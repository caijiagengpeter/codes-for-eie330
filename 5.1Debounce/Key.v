==> flow/design.v <==
module Key (
    input clk,     
    input rst_n,   
    input key_in,  
    output reg key_out  
);
reg [19:0] counter;  
reg key_in_reg;  
always @(posedge clk or negedge rst_n) begin
    if (!rst_n) begin
        counter <= 0;
        key_out <= 0;
        key_in_reg <= 0;
    end else begin
        key_in_reg <= key_in;  
        if (key_in_reg != key_in) begin
            counter <= 0;  
        end else if (counter == 1000000) begin   
            key_out <= key_in; 
        end else begin
            counter <= counter + 1;  
        end
    end
end
endmodule
# ---- Reports on Key
# What the tools print for Key, step after step.
# Lines are those of the file above, counted from 1.
# Operators carry their Yosys type and port widths (W data, S select, Z words).
# Cell names lack the library's common part.
# Not given: --
dict set report setup {
  top {Key}
  clk_port {clk}
  lib {sky130hd}
  lib_corner {tt_025C_1v80}
}

# ---- Elaborated design
# Counts by Yosys on the flattened word-level netlist (proc, flatten, opt, wreduce; memories kept). Register bits leave out memories and registers merged into their read ports (data or address). Print and check cells are left out. Cells with the same type and inputs are merged into one.
dict set report word_totals {
  word_cells 11
  input_bits 3
  register_bits 22
  output_inout_bits 1
}
dict set report classes {
  reduce_logical 1
  n_logic 1
  add_sub_neg 1
  muxes 2
  n_eq 3
}
# cell n
set ops {}
lappend ops {{$mux W20} 2}
lappend ops {{$add A20 B1 Y20 const B} 1}
lappend ops {{$eq A20 B20 Y1 const B} 1}
lappend ops {{$ne A2 B2 Y1 const B} 1}
lappend ops {{$reduce_and A2 Y1} 1}
lappend ops {{$ne A1 B1 Y1} 1}
lappend ops {{$not A1 Y1} 1}

# ---- Longest topological paths
# Longest topological path by Yosys (ltp), each cell counted once; first at word level (registers and memories cut), then after technology mapping (sequential cells cut; the memories' decode and read muxes count).
dict set report logic_depth {
  ltp_word 3
  abc_area 0
  depth_mapped 6
  mapped_depth_nobuf 6
}

# ---- Mapped cells and area
# The flow's flattened synthesis, as Yosys stat reports it; memories are mapped. The netlist is that of the ABC_AREA named above (0 if unset); the other value can give another one.
# type n type_area_um2
set by_type {}
lappend by_type {dfrtp_1 22 550.528}
lappend by_type {xnor2_1 9 78.826}
lappend by_type {nor2_1 14 52.55}
lappend by_type {nor4_2 4 50.048}
lappend by_type {nand4_4 2 42.541}
lappend by_type {inv_1 10 37.536}
lappend by_type {a21oi_1 7 35.034}
lappend by_type {xor2_1 4 35.034}
lappend by_type {ha_1 2 25.024}
lappend by_type {nand3_1 5 25.024}
lappend by_type {nor3_1 5 25.024}
lappend by_type {nand2_1 6 22.522}
lappend by_type {nor4_4 1 21.27}
lappend by_type {a41o_1 2 20.019}
lappend by_type {nand4_1 3 18.768}
lappend by_type {a311oi_1 2 17.517}
lappend by_type {nor3_4 1 16.266}
lappend by_type {o21ai_0 3 15.014}
# Not listed: further types 16, cells in them 20.
dict set report synth_totals {
  sequential_area_um2 550.5
  mapped_cells 122
  flip_flops 22
  n_buf 3
  area_um2 1233.7
}

# ---- Path before layout
# Path of least setup slack by OpenSTA after synthesis, without wires, with an ideal clock, recovery checks aside; 20% of the period is set as input and as output delay. Where synthesis merged equal registers, the netlist keeps one of their names.
dict set report synth_timing {
  path_kind {register to register}
  from {register counter[7]}
  to {register counter[18]}
  clock_period_ns 1.71
  path_slack_ns 0.315
  stages 5
  arrival_ns 1.274
  setup_ns 0.120
  delay_ns 1.394
  required_ns 1.590
  t_first_pin_ns 0.000
  path_buffers 0
  period_less_setup_slack_ns 1.395
}
# "delay_ns" is the arrival time less input delay plus setup time.
# "stages": output pins that drive a net of the path, with the launching flip-flop's if there is one; two outputs of one cell count as two.
# "period_less_setup_slack_ns" = period - worst setup slack (recovery checks aside). The figure is calculated, with input and output delays left at 20% of the set period.
# The rows between start and end are the longest chain of elaborated cells between them; the timing report does not say that the signal goes this way. Where chains are equally long, one stands for them.
# A line is the first line of the expression or statement that the cell stems from. Yosys adds cells for indexed reads and writes and turns some case tables into memories.
# A register here has more assigning lines than the two given.
dict set report synth_via {
  cell_sequence {dfrtp_1 nand4_4 nor4_4 a311oi_1 a41o_1}
  elab_chain_cells 3
  cone_cells 5
  lines_between 3
  classes_between {1 x add/sub; 2 x eq/ne; 2 x mux}
}
# item line_no
set synth_lines {}
lappend synth_lines {{from (decl)} 7} ;# reg [19:0] counter;
lappend synth_lines {{from (assign)} 11} ;# counter <= 0;
lappend synth_lines {{from (assign)} 21} ;# counter <= counter + 1;
lappend synth_lines {{$add A20 B1 Y20} 21}
lappend synth_lines {{$mux W20} 18} ;# end else if (counter == 1000000) begin
lappend synth_lines {{$mux W20} 16} ;# if (key_in_reg != key_in) begin
lappend synth_lines {{to (assign)} 17} ;# counter <= 0;
lappend synth_lines {{to (assign)} 21}
lappend synth_lines {{to (decl)} 7}

; Record of 2 stored runs of the RTL-to-layout flow on Key, platform sky130hd. The runs are unordered. Constraints: input delay and output delay 20% of the set period each, output load 0.01 pF.

[stored run 1: settings]
period_ns = 0.958
CORE_UTILIZATION = 61
PLACE_DENSITY_LB_ADDON = 0.27
CELL_PAD_IN_SITES_DETAIL_PLACEMENT = 0
ABC_AREA = 0
GPL_TIMING_DRIVEN = 1
GPL_ROUTABILITY_DRIVEN = 1
CTS_CLUSTER_DIAMETER = 84
CAP_MARGIN = 20
CORE_MARGIN = 2
SLEW_MARGIN = 20
[stored run 1: results]
outcome = not finished: routing ended with error DPL-0038

[stored run 2: settings]
period_ns = 1.42
CORE_UTILIZATION = 66
SETUP_SLACK_MARGIN = 0.0
PLACE_DENSITY_LB_ADDON = 0.28
HOLD_SLACK_MARGIN = 0.01
CORE_MARGIN = 8
CELL_PAD_IN_SITES_DETAIL_PLACEMENT = 1
TNS_END_PERCENT = 55
GPL_TIMING_DRIVEN = 1
GPL_ROUTABILITY_DRIVEN = 1
CTS_CLUSTER_DIAMETER = 239
CAP_MARGIN = 20
SLEW_MARGIN = 20
[stored run 2: results]
outcome = not finished: placement ended with error DPL-0033
